==> flow/design.v <==
module led_pwm_driver(i_clk, i_srst, i_color_led_red_value, i_color_led_green_value,
	i_color_led_blue_value, i_basic_led_lumin_value,
	eo_color_leds_r, eo_color_leds_g, eo_color_leds_b, eo_basic_leds_l);
parameter integer parm_color_led_count = 4;
parameter integer parm_basic_led_count = 4;
parameter integer parm_FCLK = 40_000_000;
parameter integer parm_pwm_period_milliseconds = 10;
localparam integer c_color_value_upper = 8 * parm_color_led_count - 1;
localparam integer c_basic_value_upper = 8 * parm_basic_led_count - 1;
localparam integer c_color_count_upper = parm_color_led_count - 1;
localparam integer c_basic_count_upper = parm_basic_led_count - 1;
input wire i_clk;
input wire i_srst;
input wire [c_color_value_upper:0] i_color_led_red_value;
input wire [c_color_value_upper:0] i_color_led_green_value;
input wire [c_color_value_upper:0] i_color_led_blue_value;
input wire [c_basic_value_upper:0] i_basic_led_lumin_value;
output reg [c_color_count_upper:0] eo_color_leds_r;
output reg [c_color_count_upper:0] eo_color_leds_g;
output reg [c_color_count_upper:0] eo_color_leds_b;
output reg [c_basic_count_upper:0] eo_basic_leds_l;
localparam integer c_pwm_period_ms = parm_FCLK / 1000 * parm_pwm_period_milliseconds;
localparam integer c_pwm_color_max_duty_cycle = c_pwm_period_ms / 10 * 8;
localparam integer c_pwm_color_max_duty_cycle_ratioed = c_pwm_color_max_duty_cycle / 255;
localparam integer c_pwm_basic_max_duty_cycle = c_pwm_period_ms / 10 * 9;
localparam integer c_pwm_basic_max_duty_cycle_ratioed = c_pwm_basic_max_duty_cycle / 255;
localparam c_filament_on_value = 1'b1;
localparam c_filament_off_value = 1'b0;
generate
	genvar redidx;
	for (redidx = 0; redidx < parm_color_led_count; redidx = redidx + 1) begin: redloop
		integer s_color_red_pwm_period_count;
		integer s_color_red_pwm_duty_cycles;
		integer s_color_red_pwm_duty_cycles_1;
		integer s_color_red_pwm_duty_cycles_2;
        reg [7:0] s_color_led_red_value_0;
		always @(posedge i_clk)
		begin: p_operate_color_red_pwm
			if (i_srst) begin
				eo_color_leds_r[redidx] <= c_filament_off_value;
				s_color_red_pwm_period_count <= c_pwm_period_ms - 1;
				s_color_red_pwm_duty_cycles <= 0;
				s_color_led_red_value_0 <= 8'h00;
				s_color_red_pwm_duty_cycles_1 <= 0;
				s_color_red_pwm_duty_cycles_2 <= 0;
			end else begin
				if (s_color_red_pwm_period_count > 0) begin
					if (s_color_red_pwm_period_count < s_color_red_pwm_duty_cycles)
						eo_color_leds_r[redidx] <= c_filament_on_value;
					else
						eo_color_leds_r[redidx] <= c_filament_off_value;
					s_color_red_pwm_period_count <= s_color_red_pwm_period_count - 1;
				end else begin
					eo_color_leds_r[redidx] <= c_filament_on_value;
					s_color_red_pwm_period_count <= c_pwm_period_ms - 1;
					s_color_red_pwm_duty_cycles <= s_color_red_pwm_duty_cycles_2;
				end
				s_color_led_red_value_0 <= i_color_led_red_value[(redidx * 8 + 7)-:8];
				s_color_red_pwm_duty_cycles_1 <= c_pwm_color_max_duty_cycle_ratioed * s_color_led_red_value_0;
				s_color_red_pwm_duty_cycles_2 <= s_color_red_pwm_duty_cycles_1;
			end
		end
	end
endgenerate
generate
	genvar greenidx;
	for (greenidx = 0; greenidx < parm_color_led_count; greenidx = greenidx + 1) begin: greenloop
		integer s_color_green_pwm_period_count;
		integer s_color_green_pwm_duty_cycles;
		integer s_color_green_pwm_duty_cycles_1;
		integer s_color_green_pwm_duty_cycles_2;
        reg [7:0] s_color_led_green_value_0;
		always @(posedge i_clk)
		begin: p_operate_color_green_pwm
			if (i_srst) begin
				eo_color_leds_g[greenidx] <= c_filament_off_value;
				s_color_green_pwm_period_count <= c_pwm_period_ms - 1;
				s_color_green_pwm_duty_cycles <= 0;
				s_color_led_green_value_0 <= 8'h00;
				s_color_green_pwm_duty_cycles_1 <= 0;
				s_color_green_pwm_duty_cycles_2 <= 0;
			end else begin
				if (s_color_green_pwm_period_count > 0) begin
					if (s_color_green_pwm_period_count < s_color_green_pwm_duty_cycles)
						eo_color_leds_g[greenidx] <= c_filament_on_value;
					else
						eo_color_leds_g[greenidx] <= c_filament_off_value;
					s_color_green_pwm_period_count <= s_color_green_pwm_period_count - 1;
				end else begin
					eo_color_leds_g[greenidx] <= c_filament_on_value;
					s_color_green_pwm_period_count <= c_pwm_period_ms - 1;
					s_color_green_pwm_duty_cycles <= s_color_green_pwm_duty_cycles_2;
				end
				s_color_led_green_value_0 <= i_color_led_green_value[(greenidx * 8 + 7)-:8];
				s_color_green_pwm_duty_cycles_1 <= c_pwm_color_max_duty_cycle_ratioed * s_color_led_green_value_0;
				s_color_green_pwm_duty_cycles_2 <= s_color_green_pwm_duty_cycles_1;
			end
		end
	end
endgenerate
generate
	genvar blueidx;
	for (blueidx = 0; blueidx < parm_color_led_count; blueidx = blueidx + 1) begin: blueloop
		integer s_color_blue_pwm_period_count;
		integer s_color_blue_pwm_duty_cycles;
		integer s_color_blue_pwm_duty_cycles_1;
		integer s_color_blue_pwm_duty_cycles_2;
        reg [7:0] s_color_led_blue_value_0;
		always @(posedge i_clk)
		begin: p_operate_color_blue_pwm
			if (i_srst) begin
				eo_color_leds_b[blueidx] <= c_filament_off_value;
				s_color_blue_pwm_period_count <= c_pwm_period_ms - 1;
				s_color_blue_pwm_duty_cycles <= 0;
				s_color_led_blue_value_0 <= 8'h00;
				s_color_blue_pwm_duty_cycles_1 <= 0;
				s_color_blue_pwm_duty_cycles_2 <= 0;
			end else begin
				if (s_color_blue_pwm_period_count > 0) begin
					if (s_color_blue_pwm_period_count < s_color_blue_pwm_duty_cycles)
						eo_color_leds_b[blueidx] <= c_filament_on_value;
					else
						eo_color_leds_b[blueidx] <= c_filament_off_value;
					s_color_blue_pwm_period_count <= s_color_blue_pwm_period_count - 1;
				end else begin
					eo_color_leds_b[blueidx] <= c_filament_on_value;
					s_color_blue_pwm_period_count <= c_pwm_period_ms - 1;
					s_color_blue_pwm_duty_cycles <= s_color_blue_pwm_duty_cycles_2;
				end
				s_color_led_blue_value_0 <= i_color_led_blue_value[(blueidx * 8 + 7)-:8];
				s_color_blue_pwm_duty_cycles_1 <= c_pwm_color_max_duty_cycle_ratioed * s_color_led_blue_value_0;
				s_color_blue_pwm_duty_cycles_2 <= s_color_blue_pwm_duty_cycles_1;
			end
		end
	end
endgenerate
generate
	genvar basicidx;
	for (basicidx = 0; basicidx < parm_basic_led_count; basicidx = basicidx + 1) begin: basicloop
		integer s_basic_lumin_pwm_period_count;
		integer s_basic_lumin_pwm_duty_cycles;
		integer s_basic_lumin_pwm_duty_cycles_1;
		integer s_basic_lumin_pwm_duty_cycles_2;
        reg [7:0] s_basic_led_lumin_value_0;
		always @(posedge i_clk)
		begin: p_operate_basic_lumin_pwm
			if (i_srst) begin
				eo_basic_leds_l[basicidx] <= c_filament_off_value;
				s_basic_lumin_pwm_period_count <= c_pwm_period_ms - 1;
				s_basic_lumin_pwm_duty_cycles <= 0;
				s_basic_led_lumin_value_0 <= 8'h00;
				s_basic_lumin_pwm_duty_cycles_1 <= 0;
				s_basic_lumin_pwm_duty_cycles_2 <= 0;
			end else begin
				if (s_basic_lumin_pwm_period_count > 0) begin
					if (s_basic_lumin_pwm_period_count < s_basic_lumin_pwm_duty_cycles)
						eo_basic_leds_l[basicidx] <= c_filament_on_value;
					else
						eo_basic_leds_l[basicidx] <= c_filament_off_value;
					s_basic_lumin_pwm_period_count <= s_basic_lumin_pwm_period_count - 1;
				end else begin
					eo_basic_leds_l[basicidx] <= c_filament_on_value;
					s_basic_lumin_pwm_period_count <= c_pwm_period_ms - 1;
					s_basic_lumin_pwm_duty_cycles <= s_basic_lumin_pwm_duty_cycles_2;
				end
				s_basic_led_lumin_value_0 <= i_basic_led_lumin_value[(basicidx * 8 + 7)-:8];
				s_basic_lumin_pwm_duty_cycles_1 <= c_pwm_basic_max_duty_cycle_ratioed * s_basic_led_lumin_value_0;
				s_basic_lumin_pwm_duty_cycles_2 <= s_basic_lumin_pwm_duty_cycles_1;
			end
		end
	end
endgenerate
endmodule
======== Reports on led_pwm_driver ========
Tool output for the design above, in the order of the flow.
Line numbers count from 1 in the design file above.
Library cell names are shortened.
Not given: -
inputs
  design top .............................. led_pwm_driver
  clock port .............................. i_clk
  standard-cell library ................... sky130hd
  library corner .......................... tt_025C_1v80

======== Word-level counts ========
Yosys after proc, flatten, opt, wreduce and memory -nomap, before mapping. Enables and synchronous resets that opt folds into registers are not counted as muxes. Memory bits, and registers merged into a memory's read port (data or address), are not among the register bits. Print and check cells are not counted. Equal cells are merged and count once.
word-level totals
  register bits ........................... 2156
  bits in latches ......................... 0
  memory bits (writable) .................. 0
  ROM bits ................................ 0
  word width x clocked read ports ......... 0
  memories ................................ 0
  input port bits ......................... 130
  word-level cells ........................ 224
operators by class
  $add $sub $neg .......................... 16
  $mul .................................... 16
  div/mod/pow operators ................... 0
  $lt $le $gt $ge ......................... 32
  equal/unequal tests ..................... 0
  shifts and indexed selects .............. 0
  mux-type cells .......................... 32
  bitwise logic cells ..................... 16
  reduce/logical cells .................... 16
operator list
  cell                                                  count
  multiplier 10 x 8 -> 18 bit (first input constant)    12
  multiplier 11 x 8 -> 19 bit (first input constant)    4
  > comparator 32 x 1 -> 1 bit (second input constant)  16
  subtractor 32 x 2 -> 32 bit (second input constant)   16
  less-than comparator 32 bit                           16
  OR reduction 2 bit                                    16
  2-to-1 mux 1 bit                                      32
  inverter 1 bit                                        16

======== Logic depth ========
Yosys ltp: most cells in a row. Word level: on the elaborated netlist, between registers, memories and ports. Mapped: between sequential cells and ports; inverters and the memories' decode and read muxes count.
logic depth
  depth in word-level cells ............... 3
  ABC_AREA ................................ 0
  gate-level depth with buffers ........... 16
  mapped depth without buffers ............ 16

======== Synthesis result ========
Source: synth_stat.txt of the flow (Yosys; design flattened, memories mapped). It holds for the ABC_AREA given above (unset counts as 0); a run with the other value may have another netlist.
mapped netlist
  cell count .............................. 8462
  mapped area ............................. 79063.3 um^2
  flip-flops .............................. 1532
cells by type
  cell type  count
  dfxtp_1    1532
  ha_1       1015
  fa_1       235
  nor2b_1    544
  inv_1      866
  nor2_1     841
  xnor2_1    323
  nand2_1    698
  a21oi_1    405
  xor2_1     169
  mux2i_1    128
  a21o_1     142
  nor3_1     210
  o21ai_0    143
  or3_1      101
  clkbuf_1   167
  nor4_1     98
  or4_1      70
Other cell types: 73; their cells: 775.

======== Path before layout ========
OpenSTA on the mapped netlist: ideal clock, no wires. The path of least setup slack (recovery checks aside). Input and output delay are each 20% of the period. Register names are those of the netlist, which keeps one name where synthesis merged equal registers.
path after synthesis
  path type ............................... reg2reg
  start ................................... register greenloop[1].s_color_led_green_value_0[6]
  end ..................................... register greenloop[1].s_color_green_pwm_duty_cycles_1[15]
  clock period ............................ 7.65 ns
  library setup time ...................... 0.132 ns
  launch time at the first pin ............ 0.000 ns
  data arrival time ....................... 4.066 ns
  required time ........................... 7.518 ns
  setup slack ............................. 3.451 ns
  delay of the path ....................... 4.198 ns
  driving pins on the path ................ 17
  period reached after synthesis .......... 4.199 ns
"delay of the path" is the arrival time less input delay plus setup time.
"driving pins on the path" counts driving pins, that of a launching flip-flop among them; a cell with two outputs on the path counts twice.
"period reached after synthesis" = period - worst setup slack (recovery checks aside). The figure is calculated, with input and output delays left at 20% of the set period.
Between the ends stands the longest chain of elaborated cells between them, by number of cells; it is not shown to be the way that was timed. Of several equally long chains one is given.
A line is the first line of the expression or statement that the cell stems from. Yosys adds cells for indexed reads and writes and turns some case tables into memories.
between the ends, after synthesis
  path through ............................ dfxtp_1 inv_1 ha_1 fa_1 inv_1 fa_1 inv_1 fa_1 inv_1 ha_1 a21oi_1 o21ai_0 a211oi_1 o21bai_1 a2111oi_0 or3_1 a21oi_1
  length of the longest elaborated chain .. 1
  elaborated cells between the ends (all ways) .. 1
  source lines of those cells ............. 1
ends and longest elaborated chain, after synthesis
  element                      RTL line  text
  from (decl)                  72        reg [7:0] s_color_led_green_value_0;
  from (assign)                79        s_color_led_green_value_0 <= 8'h00;
  from (assign)                94        s_color_led_green_value_0 <= i_color_led_green_value[(greenidx * 8 + 7)-:8];
  multiplier 10 x 8 -> 18 bit  95        s_color_green_pwm_duty_cycles_1 <= c_pwm_color_max_duty_cycle_ratioed * s_color_led_green_value_0;
  to (assign)                  80        s_color_green_pwm_duty_cycles_1 <= 0;
  to (assign)                  95
  to (decl)                    70        integer s_color_green_pwm_duty_cycles_1;

======== Timing after layout ========
From the final timing report of job 1: the path of least setup slack in the routed layout; clock arrival at registers is part of the times.
path post-layout
  path type ............................... reg2reg
  start ................................... register greenloop[1].s_color_led_green_value_0[6]
  end ..................................... register greenloop[1].s_color_green_pwm_duty_cycles_1[15]
  clock period ............................ 7.05 ns
  library setup time ...................... 0.07 ns
  launch time at the first pin ............ 0.79 ns
  data arrival time ....................... 5.25 ns
  required time ........................... 7.78 ns
  setup slack ............................. 2.53 ns
  driving pins on the path ................ 17
Between the ends stands the longest chain of elaborated cells between them, by number of cells; it is not shown to be the way that was timed. Of several equally long chains one is given.
between the ends, post-layout
  path through ............................ dfxtp_1 inv_1 ha_1 fa_1 inv_1 fa_1 inv_1 fa_1 inv_1 ha_1 a21oi_1 o21ai_0 a211oi_1 o21bai_1 a2111oi_0 o21ai_0 a21oi_1
  length of the longest elaborated chain .. 1
  elaborated cells between the ends (all ways) .. 1
  source lines of those cells ............. 1
ends and longest elaborated chain, post-layout
  element                      RTL line  text
  from (decl)                  72        reg [7:0] s_color_led_green_value_0;
  from (assign)                79        s_color_led_green_value_0 <= 8'h00;
  from (assign)                94        s_color_led_green_value_0 <= i_color_led_green_value[(greenidx * 8 + 7)-:8];
  multiplier 10 x 8 -> 18 bit  95        s_color_green_pwm_duty_cycles_1 <= c_pwm_color_max_duty_cycle_ratioed * s_color_led_green_value_0;
  to (assign)                  80        s_color_green_pwm_duty_cycles_1 <= 0;
  to (assign)                  95
  to (decl)                    70        integer s_color_green_pwm_duty_cycles_1;

## Implementation results

Below are 2 stored runs of the flow (Yosys, OpenROAD; platform sky130hd) on led_pwm_driver, each with its settings and what was measured, unordered. Constraints: input delay and output delay 20% of the set period each, output load 0.01 pF.
"achieved period" is the run's clock period less its worst setup slack. It is reckoned from that one timing run; input and output delays stay at 20% of the period that was set.
"worst setup path time" = time allowed to the worst setup path (clock period - input delay - output delay, where it has them) - its slack; a late launch clock adds to it, a late capture clock takes from it.
"total power of the final layout" rests on the timing tool's default activity at the inputs, not on a simulated workload.

---- job 1 ----
settings
  period_ns = 7.05
  CAP_MARGIN = 20
  CORE_MARGIN = 2
  CORE_UTILIZATION = 40
  SLEW_MARGIN = 20
results
  cell area after synthesis ............... 79063.3 um^2
  full die area ........................... 201229.0 um^2
  standard-cell area after layout ......... 89311.9 um^2
  utilization ............................. 0.454
  worst setup slack after layout .......... 2.526 ns
  setup total negative slack .............. 0.000 ns
  worst hold slack ........................ 0.401 ns
  total power of the final layout ......... 21.917 mW
  achieved period ......................... 4.524 ns
  worst setup path time ................... 4.52 ns
  worst setup path kind ................... reg2reg

---- job 2 ----
settings
  period_ns = 5.65
  CORE_UTILIZATION = 62
  SETUP_SLACK_MARGIN = 1.6
  PLACE_DENSITY_LB_ADDON = 0.09
  CORE_ASPECT_RATIO = 1.97
  CELL_PAD_IN_SITES_DETAIL_PLACEMENT = 0
  TNS_END_PERCENT = 90
  GPL_ROUTABILITY_DRIVEN = 1
  SLEW_MARGIN = 0
  MAX_ROUTING_LAYER = met4
  CAP_MARGIN = 20
  CORE_MARGIN = 2
results
  cell area after synthesis ............... 79063.3 um^2
  full die area ........................... 130560.0 um^2
  standard-cell area after layout ......... 88428.6 um^2
  utilization ............................. 0.696
  worst setup slack after layout .......... 1.717 ns
  setup total negative slack .............. 0.000 ns
  worst hold slack ........................ 0.393 ns
  total power of the final layout ......... 26.255 mW
  achieved period ......................... 3.933 ns
  worst setup path time ................... 3.93 ns
  worst setup path kind ................... reg2reg
